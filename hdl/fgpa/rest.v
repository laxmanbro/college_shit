==> flow/design.v <==
module non_rest #(parameter n=16, s=16) (output wire [s-1:0] QUOTIENT, REMAINDER, output wire done,
    input wire [n-1:0] x, y, input wire clk, reset, start);
    reg [s-1:0] Q, R, M;
    integer count;
    reg finish_tk;
    assign QUOTIENT = Q;
    assign REMAINDER = R;
    assign done = finish_tk;
    always @(posedge clk, posedge reset) 
		begin
			if (reset) 
				begin 
					count = 0; finish_tk = 1'b0; Q = 0; R = 0; 
				end
			else if (start) 
				begin 
					Q = x; M = y; count = 1; 
				end 
			else if (count > 0) 
				begin 
					if (R[s-1] == 1) 
						begin  
							R = R << 1;             
							R[0] = Q[s-1];          
							Q = Q << 1;             
							R = R + M; 
						end
					else 
						begin    
							R = R << 1;           
							R[0] = Q[s-1];        
							Q = Q << 1;           
							R = R - M;  
						end
			if (R[s-1] == 1) 
				begin 
					Q[0] = 0; 
				end 
			else 
				begin 
					Q[0] = 1; 
				end             
			 count = count + 1; 
			 if (count==s+1) 
    begin 
		count = 0;
		if (R[s-1] == 1) 
			begin 
				R = R + M; 
			end  
		finish_tk = 1'b1;
	end
	end
    end
endmodule
Tool chain data of non_rest
What the tools print for non_rest, step after step.
Line numbers count from 1 in the design file above.
Library cell names are shortened.
{"block": "setup", "top_module": "non_rest", "clock_port": "clk", "cell_library": "sky130hd", "pvt_corner": "tt_025C_1v80"}

Elaborated design
Yosys after proc, flatten, opt, wreduce and memory -nomap, before mapping. Memory bits, and registers merged into a memory's read port (data or address), are not among the register bits. Print and check cells are not counted. Equal cells are merged and count once.
{"block": "classes", "n_mux": 12, "compare": 1, "n_addsub": 4, "equal": 1, "n_logic": 2, "n_reduce_logical": 4}
{"block": "op_table", "op": "2-to-1 mux 32 bit", "n": 3}
{"block": "op_table", "op": "2-to-1 mux 16 bit", "n": 6}
{"block": "op_table", "op": "adder 16 bit", "n": 2}
{"block": "op_table", "op": "greater-than comparator 32 x 1 -> 1 bit (second input constant)", "n": 1}
{"block": "op_table", "op": "adder 32 x 2 -> 32 bit (second input constant)", "n": 1}
{"block": "op_table", "op": "== test 32 x 6 -> 1 bit (second input constant)", "n": 1}
{"block": "op_table", "op": "subtractor 16 bit", "n": 1}
{"block": "op_table", "op": "2-to-1 mux 15 bit", "n": 1}
{"block": "op_table", "op": "AND reduction 2 bit", "n": 2}
{"block": "op_table", "op": "AND reduction 3 bit", "n": 1}
{"block": "op_table", "op": "inverter 1 bit", "n": 2}
{"block": "op_table", "op": "nonzero test 2 bit", "n": 1}
{"block": "op_table", "op": "2-to-1 mux 1 bit", "n": 2}
{"block": "bits", "out_inout_bits": 33, "regBits": 81, "word_cells": 29, "in_bits": 35}

Depth
Depth = most cells in a row (Yosys ltp): at word level without a register or memory, in the mapped netlist without a sequential cell, where the memories' decode and read muxes count.
{"block": "logic_depth", "ltp_word": 7, "abc_area": 0, "ltp_mapped": 22}

Netlist
The flow's flattened synthesis, as Yosys stat reports it; memories are mapped. The netlist is that of the ABC_AREA named above (0 if unset); the other value can give another one.
Totals and module areas in this step are rounded.
{"block": "types", "cell": "dfrtp_1", "n": 65, "type_area_um2": 1626.56}
{"block": "types", "cell": "edfxtp_1", "n": 16, "type_area_um2": 480.461}
{"block": "types", "cell": "ha_1", "n": 36, "type_area_um2": 450.432}
{"block": "types", "cell": "mux2i_1", "n": 35, "type_area_um2": 350.336}
{"block": "types", "cell": "xnor2_1", "n": 36, "type_area_um2": 315.302}
{"block": "types", "cell": "o21ai_0", "n": 55, "type_area_um2": 275.264}
{"block": "types", "cell": "nand2_1", "n": 70, "type_area_um2": 262.752}
{"block": "types", "cell": "a21oi_1", "n": 50, "type_area_um2": 250.24}
{"block": "types", "cell": "a31oi_1", "n": 30, "type_area_um2": 187.68}
{"block": "types", "cell": "xor2_1", "n": 20, "type_area_um2": 175.168}
{"block": "types", "cell": "nor2_1", "n": 38, "type_area_um2": 142.637}
{"block": "types", "cell": "nor3_1", "n": 22, "type_area_um2": 110.106}
{"block": "types", "cell": "clkbuf_1", "n": 24, "type_area_um2": 90.086}
{"block": "types", "cell": "inv_1", "n": 24, "type_area_um2": 90.086}
{"block": "types", "cell": "nand4_1", "n": 14, "type_area_um2": 87.584}
{"block": "types", "cell": "nand3_1", "n": 17, "type_area_um2": 85.082}
{"block": "types", "cell": "nand2b_1", "n": 13, "type_area_um2": 81.328}
{"block": "types", "cell": "nor4_1", "n": 12, "type_area_um2": 75.072}
Other cell types: 42; their cells: 109.
{"block": "mapped", "yosys_area_um2": 6100, "mapped_cells": 686, "buffers": 43, "sequential_area_um2": 2100, "ffs": 81}

Worst setup path after synthesis
Path of least setup slack by OpenSTA after synthesis, without wires, with an ideal clock, recovery checks aside; 20% of the period is set as input and as output delay. Where synthesis merged equal registers, the netlist keeps one of their names.
{"block": "synth_path", "path_type": "register -> register", "startpoint": "register R[15]", "endpoint": "register R[15]", "t_required_ps": 9185, "clock_period_ps": 9280, "path_delay_ps": 4153, "setup_slack_ps": 5127, "t_arrival_ps": 4058, "path_stages": 21, "period_less_setup_slack_ps": 4153}
"path_delay_ps" = arrival - input delay + setup time.
"path_stages" counts driving pins, that of a launching flip-flop among them; a cell with two outputs on the path counts twice.
"period_less_setup_slack_ps" = period - worst setup slack (recovery checks aside). The figure is calculated, with input and output delays left at 20% of the set period.
Between the ends stands the longest chain of elaborated cells between them, by number of cells; it is not shown to be the way that was timed. Of several equally long chains one is given.
Each line given opens the expression or statement behind the cell; cells for indexed reads and writes are added by Yosys, which also makes memories of some case tables.
At most two assigning lines are given for a register; there are more.
{"block": "synth_via", "cell_sequence": "dfrtp_1 > clkbuf_1 > clkbuf_1 > nor2_1 > xor2_1 > ha_1 > a21oi_1 > o22ai_1 > o41ai_1 > o21bai_1 > a21oi_1 > o31a_1 > xnor2_1 > ha_1 > nand3_1 > a21oi_1 > o31ai_1 > a21boi_0 > mux2i_1 > a31oi_1 > o31ai_1", "elab_chain_cells": 6}
{"block": "synth_rtl", "element": "start, declared", "line": 3, "source": "reg [s-1:0] Q, R, M;"}
{"block": "synth_rtl", "element": "start, assigned", "line": 23, "source": "R = R << 1;"}
{"block": "synth_rtl", "element": "start, assigned", "line": 26, "source": "R = R + M;"}
{"block": "synth_rtl", "element": "2-to-1 mux 16 bit", "line": 21, "source": "if (R[s-1] == 1)"}
{"block": "synth_rtl", "element": "2-to-1 mux 16 bit", "line": 19, "source": "else if (count > 0)"}
{"block": "synth_rtl", "element": "2-to-1 mux 16 bit", "line": 15, "source": "else if (start)"}
{"block": "synth_rtl", "element": "adder 16 bit", "line": 49, "source": "R = R + M;"}
{"block": "synth_rtl", "element": "2-to-1 mux 16 bit", "line": 47, "source": "if (R[s-1] == 1)"}
{"block": "synth_rtl", "element": "2-to-1 mux 16 bit", "line": 44, "source": "if (count==s+1)"}
{"block": "synth_rtl", "element": "end, assigned", "line": 33, "source": "R = R - M;"}
{"block": "synth_rtl", "element": "end, assigned", "line": 49}
{"block": "synth_rtl", "element": "end, declared", "line": 3}

Timing after layout
Path of least setup slack in the final report of stored run 1 (OpenROAD, finished layout, wires in). Where an end is a register, its clock arrival counts in the times.
The report prints the path's times to 10 ps; the period is as set.
{"block": "layout_path", "path_type": "register -> register", "startpoint": "register M[0]", "endpoint": "register R[15]", "path_stages": 19, "clock_period_ps": 3630, "t_arrival_ps": 4270, "setup_slack_ps": -390, "t_required_ps": 3880}
Between the ends stands the longest chain of elaborated cells between them, by number of cells; it is not shown to be the way that was timed. Of several equally long chains one is given.
At most two assigning lines are given for a register; there are more.
{"block": "layout_via", "cell_sequence": "edfxtp_1 > inv_2 > ha_4 > mux2_4 > inv_2 > fa_2 > nor2b_4 > o31a_1 > o41a_1 > a211o_1 > xor2_1 > ha_1 > nand3_1 > a21oi_2 > o31ai_2 > a21boi_2 > mux2i_1 > a31oi_1 > o31ai_1", "elab_chain_cells": 7}
{"block": "layout_rtl", "element": "start, declared", "line": 3, "source": "reg [s-1:0] Q, R, M;"}
{"block": "layout_rtl", "element": "start, assigned", "line": 17, "source": "Q = x; M = y; count = 1;"}
{"block": "layout_rtl", "element": "subtractor 16 bit", "line": 33, "source": "R = R - M;"}
{"block": "layout_rtl", "element": "2-to-1 mux 16 bit", "line": 21, "source": "if (R[s-1] == 1)"}
{"block": "layout_rtl", "element": "2-to-1 mux 16 bit", "line": 19, "source": "else if (count > 0)"}
{"block": "layout_rtl", "element": "2-to-1 mux 16 bit", "line": 15, "source": "else if (start)"}
{"block": "layout_rtl", "element": "adder 16 bit", "line": 49, "source": "R = R + M;"}
{"block": "layout_rtl", "element": "2-to-1 mux 16 bit", "line": 47, "source": "if (R[s-1] == 1)"}
{"block": "layout_rtl", "element": "2-to-1 mux 16 bit", "line": 44, "source": "if (count==s+1)"}
{"block": "layout_rtl", "element": "end, assigned", "line": 33}
{"block": "layout_rtl", "element": "end, assigned", "line": 49}
{"block": "layout_rtl", "element": "end, declared", "line": 3}

# Flow runs of non_rest

Measured data: module non_rest, platform sky130hd, 2 stored runs of the flow under differing settings, order arbitrary. Input and output delays are each 20% of the period that was set; the output load is 0.01 pF.
"fin_power_w": no workload was simulated; the value follows from the tool's default switching activity.
The results are shown rounded.

{"run": "stored run 1", "settings": { "period_ns": 3.63, "CORE_UTILIZATION": 24, "SETUP_SLACK_MARGIN": 0.58, "PLACE_DENSITY_LB_ADDON": 0.13, "CELL_PAD_IN_SITES_GLOBAL_PLACEMENT": 1, "ABC_AREA": 0, "SLEW_MARGIN": 20, "MAX_ROUTING_LAYER": "met4", "CAP_MARGIN": 20, "CORE_MARGIN": 2 }, "results": { "fin_power_w": 0.01, "setup_tns_ps": -1900, "final_cell_area_um2": 8700, "design_die_area_um2": 27000, "post_synth_area_um2": 6100, "ws_hold_ps": 530, "fin_ws_ps": -390 }}
{"run": "stored run 2", "settings": { "period_ns": 2.77, "CORE_UTILIZATION": 57, "SETUP_SLACK_MARGIN": -0.27, "PLACE_DENSITY_LB_ADDON": 0.26, "CORE_ASPECT_RATIO": 0.55, "CELL_PAD_IN_SITES_GLOBAL_PLACEMENT": 3, "GPL_TIMING_DRIVEN": 1, "GPL_ROUTABILITY_DRIVEN": 0, "CTS_CLUSTER_DIAMETER": 300, "MIN_ROUTING_LAYER": "met2", "CAP_MARGIN": 20, "CORE_MARGIN": 2, "SLEW_MARGIN": 20 }, "outcome": "stopped before the end: placement reported FLW-0024"}
