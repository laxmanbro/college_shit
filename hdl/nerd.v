==> flow/design.v <==
module rd #(parameter n=8, p=8) (output wire [p-1:0] quotient, remainder, output wire done,
    input wire [n-1:0] x, y, input wire clk, reset, start);
    reg [p-1:0] q, r, rnext;
    integer z1, z2, count;
    reg qbit, done_tick;
    assign quotient = q;
    assign remainder = r;
    assign done = done_tick;
    always @(posedge clk, posedge reset) begin
      if (reset) begin count = 0; done_tick = 1'b0; qbit = 1'b0; q = 0; r = 0; end
      else if (start) begin rnext = x; count = 1; end
      else if (count>0) begin
        r = rnext;
        qbit = 1'b0;
        z1 = 2*r - y;
        z2 = 2*r + y; 
        if (r[p-1]==1) begin rnext = z2; end
        if (r[p-1]==0) begin rnext = z1; end
        if (rnext[p-1]==1) begin qbit = 1'b0; end
        if (rnext[p-1]==0) begin qbit = 1'b1; end
        q = {q[p-2:0], qbit};
        r = rnext;
        qbit = 1'b0;
        z1 = 2*r - y; 
        z2 = 2*r + y;
        if (r[p-1]==1) begin rnext = z2; end
        if (r[p-1]==0) begin rnext = z1; end
        if (rnext[p-1]==1) begin qbit = 1'b0; end
        if (rnext[p-1]==0) begin qbit = 1'b1; end
        q = {q[p-2:0], qbit};
        count = count + 1;
        if (count==p-3) begin
          count=0;
          done_tick = 1'b1;
        if (r[p-1]==1) begin r = r + y; end
        end
      end
    end
endmodule
From RTL to reports: rd
What the tools print for rd, step after step.
Lines are those of the file above, counted from 1.
Operators: Yosys type, input widths -> output width; for muxes data width and select width s.
Not given: -
- top: rd
- clock port: clk
- standard-cell library: sky130hd
- library corner: tt_025C_1v80

Word level
Counts by Yosys on the flattened word-level netlist (proc, flatten, opt, wreduce; memories kept). Register bits leave out memories and registers merged into their read ports (data or address). Print and check cells are left out. Cells with the same type and inputs are merged into one.
- add/subtract/negate cells: 6
- noted order comparisons: 1
- equality and inequality tests: 1
- multiplexer cells: 15
- bitwise logic cells at 2
- noted reduce/logical cells: 4
- operators with widths (cell ; number):
    $mux 32 ; 3
    $mux 8 ; 10
    $gt 32x1->1 const B ; 1
    $add 32x2->32 const B ; 1
    $eq 32x4->1 const B ; 1
    $add 8x8->8 ; 3
    $sub 8x8->8 ; 2
    $reduce_and 2->1 ; 2
    $reduce_and 3->1 ; 1
    $not 1->1 ; 2
    $reduce_bool 2->1 ; 1
    $mux 1 ; 2
- noted register bits after elaboration: 57
- output and inout port bits: 17
- noted word-level cells: 34

Depth
Longest topological path by Yosys (ltp), each cell counted once; first at word level (registers and memories cut), then after technology mapping (sequential cells cut; the memories' decode and read muxes count).
- depth after elaboration: 10
- ABC_AREA: 0
- noted mapped depth: 15
- noted gate-level depth less buffers: 15

Netlist
Yosys stat after the flow's synthesis: flattened, memories mapped to cells. It holds for the ABC_AREA given above (unset counts as 0); a run with the other value may have another netlist.
- cells by type (cell ; number):
    sky130_fd_sc_hd__dfrtp_1 ; 49
    sky130_fd_sc_hd__ha_1 ; 34
    sky130_fd_sc_hd__xnor2_1 ; 30
    sky130_fd_sc_hd__edfxtp_1 ; 8
    sky130_fd_sc_hd__xor2_1 ; 22
    sky130_fd_sc_hd__nor2_1 ; 44
    sky130_fd_sc_hd__nand2_1 ; 43
    sky130_fd_sc_hd__a21oi_1 ; 30
    sky130_fd_sc_hd__nand3_1 ; 27
    sky130_fd_sc_hd__o21ai_0 ; 25
    sky130_fd_sc_hd__mux2i_1 ; 11
    sky130_fd_sc_hd__inv_1 ; 25
    sky130_fd_sc_hd__mux2_2 ; 8
    sky130_fd_sc_hd__fa_1 ; 4
    sky130_fd_sc_hd__clkbuf_1 ; 21
    sky130_fd_sc_hd__nor4_1 ; 11
    sky130_fd_sc_hd__o21bai_1 ; 9
    sky130_fd_sc_hd__o31ai_1 ; 9
Other cell types: 38; their cells: 136.
- noted standard cells after synthesis: 546
- chip area (Yosys) at 4699.5 µm²
- area of sequential cells: 1466.4 µm²
- flip-flop cells: 57
- buffers at 36

Worst setup path after synthesis
Path of least setup slack by OpenSTA after synthesis, without wires, with an ideal clock, recovery checks aside; 20% of the period is set as input and as output delay. Where synthesis merged equal registers, the netlist keeps one of their names.
- kind: input to register
- start: input port y[1]
- end: register r[6]
- period at 4380 ps
- input delay: 876 ps
- time at the first pin: 876 ps
- noted arrival time: 3275 ps
- required time: 4293 ps
- noted setup slack: 1018 ps
- path delay: 2486 ps
- stages on the path: 15
- buffers on the path at 0
- noted synthesis period reached: 3362 ps
"path delay" = arrival - input delay + setup time.
"stages on the path": output pins that drive a net of the path, with the launching flip-flop's if there is one; two outputs of one cell count as two.
"synthesis period reached" is the clock period less the worst setup slack; recovery checks do not enter. This is arithmetic on one report: input and output delays are still those of the set period (20% each).
The rows between start and end are the longest chain of elaborated cells between them; the timing report does not say that the signal goes this way. Where chains are equally long, one stands for them.
A line is the first line of the expression or statement that the cell stems from. Yosys adds cells for indexed reads and writes and turns some case tables into memories.
A register here has more assigning lines than the two given.
- cell sequence: sky130_fd_sc_hd__inv_1 sky130_fd_sc_hd__ha_1 sky130_fd_sc_hd__nor2b_1 sky130_fd_sc_hd__o21a_1 sky130_fd_sc_hd__o31ai_1 sky130_fd_sc_hd__xnor2_1 sky130_fd_sc_hd__ha_1 sky130_fd_sc_hd__inv_1 sky130_fd_sc_hd__nor2_1 sky130_fd_sc_hd__nor2_1 sky130_fd_sc_hd__o21bai_1 sky130_fd_sc_hd__a21oi_1 sky130_fd_sc_hd__xor2_1 sky130_fd_sc_hd__or4_1 sky130_fd_sc_hd__o211ai_1
- cells in the longest elaborated chain: 7
- RTL lines, path after synthesis (element ; line ; source):
    from (decl) ; 2 ; input wire [n-1:0] x, y, input wire clk, reset, start);
    $sub 8x8->8 ; 15 ; z1 = 2*r - y;
    $mux 8 ; 18 ; if (r[p-1]==0) begin rnext = z1; end
    $mux 8 ; 12 ; else if (count>0) begin
    $mux 8 ; 11 ; else if (start) begin rnext = x; count = 1; end
    $add 8x8->8 ; 35 ; if (r[p-1]==1) begin r = r + y; end
    $mux 8 ; 35 ;
    $mux 8 ; 32 ; if (count==p-3) begin
    to (assign) ; 22 ; r = rnext;
    to (assign) ; 35 ;
    to (decl) ; 3 ; reg [p-1:0] q, r, rnext;

Timing after layout
Path of least setup slack in the final report of run 1 (OpenROAD, finished layout, wires in). Where an end is a register, its clock arrival counts in the times.
The report prints the path's times to 10 ps; the period is as set.
- kind: input to register
- start: input port y[2]
- end: register rnext[7]
- period at 6800 ps
- input delay: 1360 ps
- time at the first pin: 1360 ps
- noted arrival time: 4730 ps
- required time: 6860 ps
- noted setup slack: 2140 ps
- stages on the path: 14
- buffers on the path at 1
The rows between start and end are the longest chain of elaborated cells between them; the timing report does not say that the signal goes this way. Where chains are equally long, one stands for them.
A register here has more assigning lines than the two given.
- cell sequence: sky130_fd_sc_hd__clkdlybuf4s50_1 sky130_fd_sc_hd__inv_1 sky130_fd_sc_hd__ha_1 sky130_fd_sc_hd__nand2b_1 sky130_fd_sc_hd__a21oi_1 sky130_fd_sc_hd__o21ai_0 sky130_fd_sc_hd__o21ai_0 sky130_fd_sc_hd__xnor2_1 sky130_fd_sc_hd__ha_1 sky130_fd_sc_hd__o211a_1 sky130_fd_sc_hd__o31ai_1 sky130_fd_sc_hd__mux2i_1 sky130_fd_sc_hd__xnor2_1 sky130_fd_sc_hd__o21ai_0
- cells in the longest elaborated chain: 10
- RTL lines, path post-layout (element ; line ; source):
    from (decl) ; 2 ; input wire [n-1:0] x, y, input wire clk, reset, start);
    $sub 8x8->8 ; 15 ; z1 = 2*r - y;
    $mux 8 ; 18 ; if (r[p-1]==0) begin rnext = z1; end
    $mux 8 ; 12 ; else if (count>0) begin
    $mux 8 ; 11 ; else if (start) begin rnext = x; count = 1; end
    $sub 8x8->8 ; 24 ; z1 = 2*r - y;
    $mux 8 ; 27 ; if (r[p-1]==0) begin rnext = z1; end
    $mux 8 ; 12 ;
    $mux 8 ; 11 ;
    $mux 8 ; 12 ;
    $mux 8 ; 11 ;
    to (assign) ; 17 ; if (r[p-1]==1) begin rnext = z2; end
    to (assign) ; 18 ;
    to (decl) ; 3 ; reg [p-1:0] q, r, rnext;

==> runs of rd <==
2 stored runs of rd in the flow (synthesis by Yosys, layout by OpenROAD, sky130hd cells), in arbitrary order. Constraints: input delay and output delay 20% of the set period each, output load 0.01 pF.
"period reached" is the run's clock period less its worst setup slack. It is reckoned from that one timing run; input and output delays stay at 20% of the period that was set.
"critical setup path time" = time allowed to the worst setup path (clock period - input delay - output delay, where it has them) - its slack; a late launch clock adds to it, a late capture clock takes from it.
"total power of the final layout" is the tool's figure for a default switching activity; nothing was simulated.
"critical setup path time" is given in steps of 10 ps.

Run 1
Settings were period_ns = 6.8; CORE_UTILIZATION = 37; SETUP_SLACK_MARGIN = 0.37; CORE_ASPECT_RATIO = 0.81; CTS_CLUSTER_SIZE = 86; CTS_CLUSTER_DIAMETER = 236; SLEW_MARGIN = 35; MIN_ROUTING_LAYER = met2; MAX_ROUTING_LAYER = met5; CAP_MARGIN = 20; CORE_MARGIN = 2
- noted the worst hold slack in the final report: 488 ps
- noted the post-layout utilization: 43.7%
- total negative slack on setup checks at 0 ps
- total power of the final layout at 2,288 µW
- noted the post-synthesis cell area: 4,699.5 µm²
- setup slack of the critical path at 2,135 ps
- standard-cell area after routing at 5,485.3 µm²
- area of the die at 13,623.7 µm²
- noted the period reached: 4,665 ps
- critical setup path time at 3,300 ps
- critical path type: input to register

Run 2
Settings were period_ns = 4.58; CORE_UTILIZATION = 26; SETUP_SLACK_MARGIN = -0.33; PLACE_DENSITY_LB_ADDON = 0.18; CORE_MARGIN = 7; CELL_PAD_IN_SITES_GLOBAL_PLACEMENT = 1; TNS_END_PERCENT = 60; ABC_AREA = 1; GPL_ROUTABILITY_DRIVEN = 1; SLEW_MARGIN = 15; MIN_ROUTING_LAYER = met1; MAX_ROUTING_LAYER = met5; CAP_MARGIN = 20
- noted the worst hold slack in the final report: 481 ps
- noted the post-layout utilization: 31.8%
- total negative slack on setup checks at 0 ps
- total power of the final layout at 3,427 µW
- noted the post-synthesis cell area: 5,161.2 µm²
- setup slack of the critical path at 589 ps
- standard-cell area after routing at 6,197.2 µm²
- area of the die at 23,990.9 µm²
- noted the period reached: 3,991 ps
- critical setup path time at 3,070 ps
- critical path type: input to register
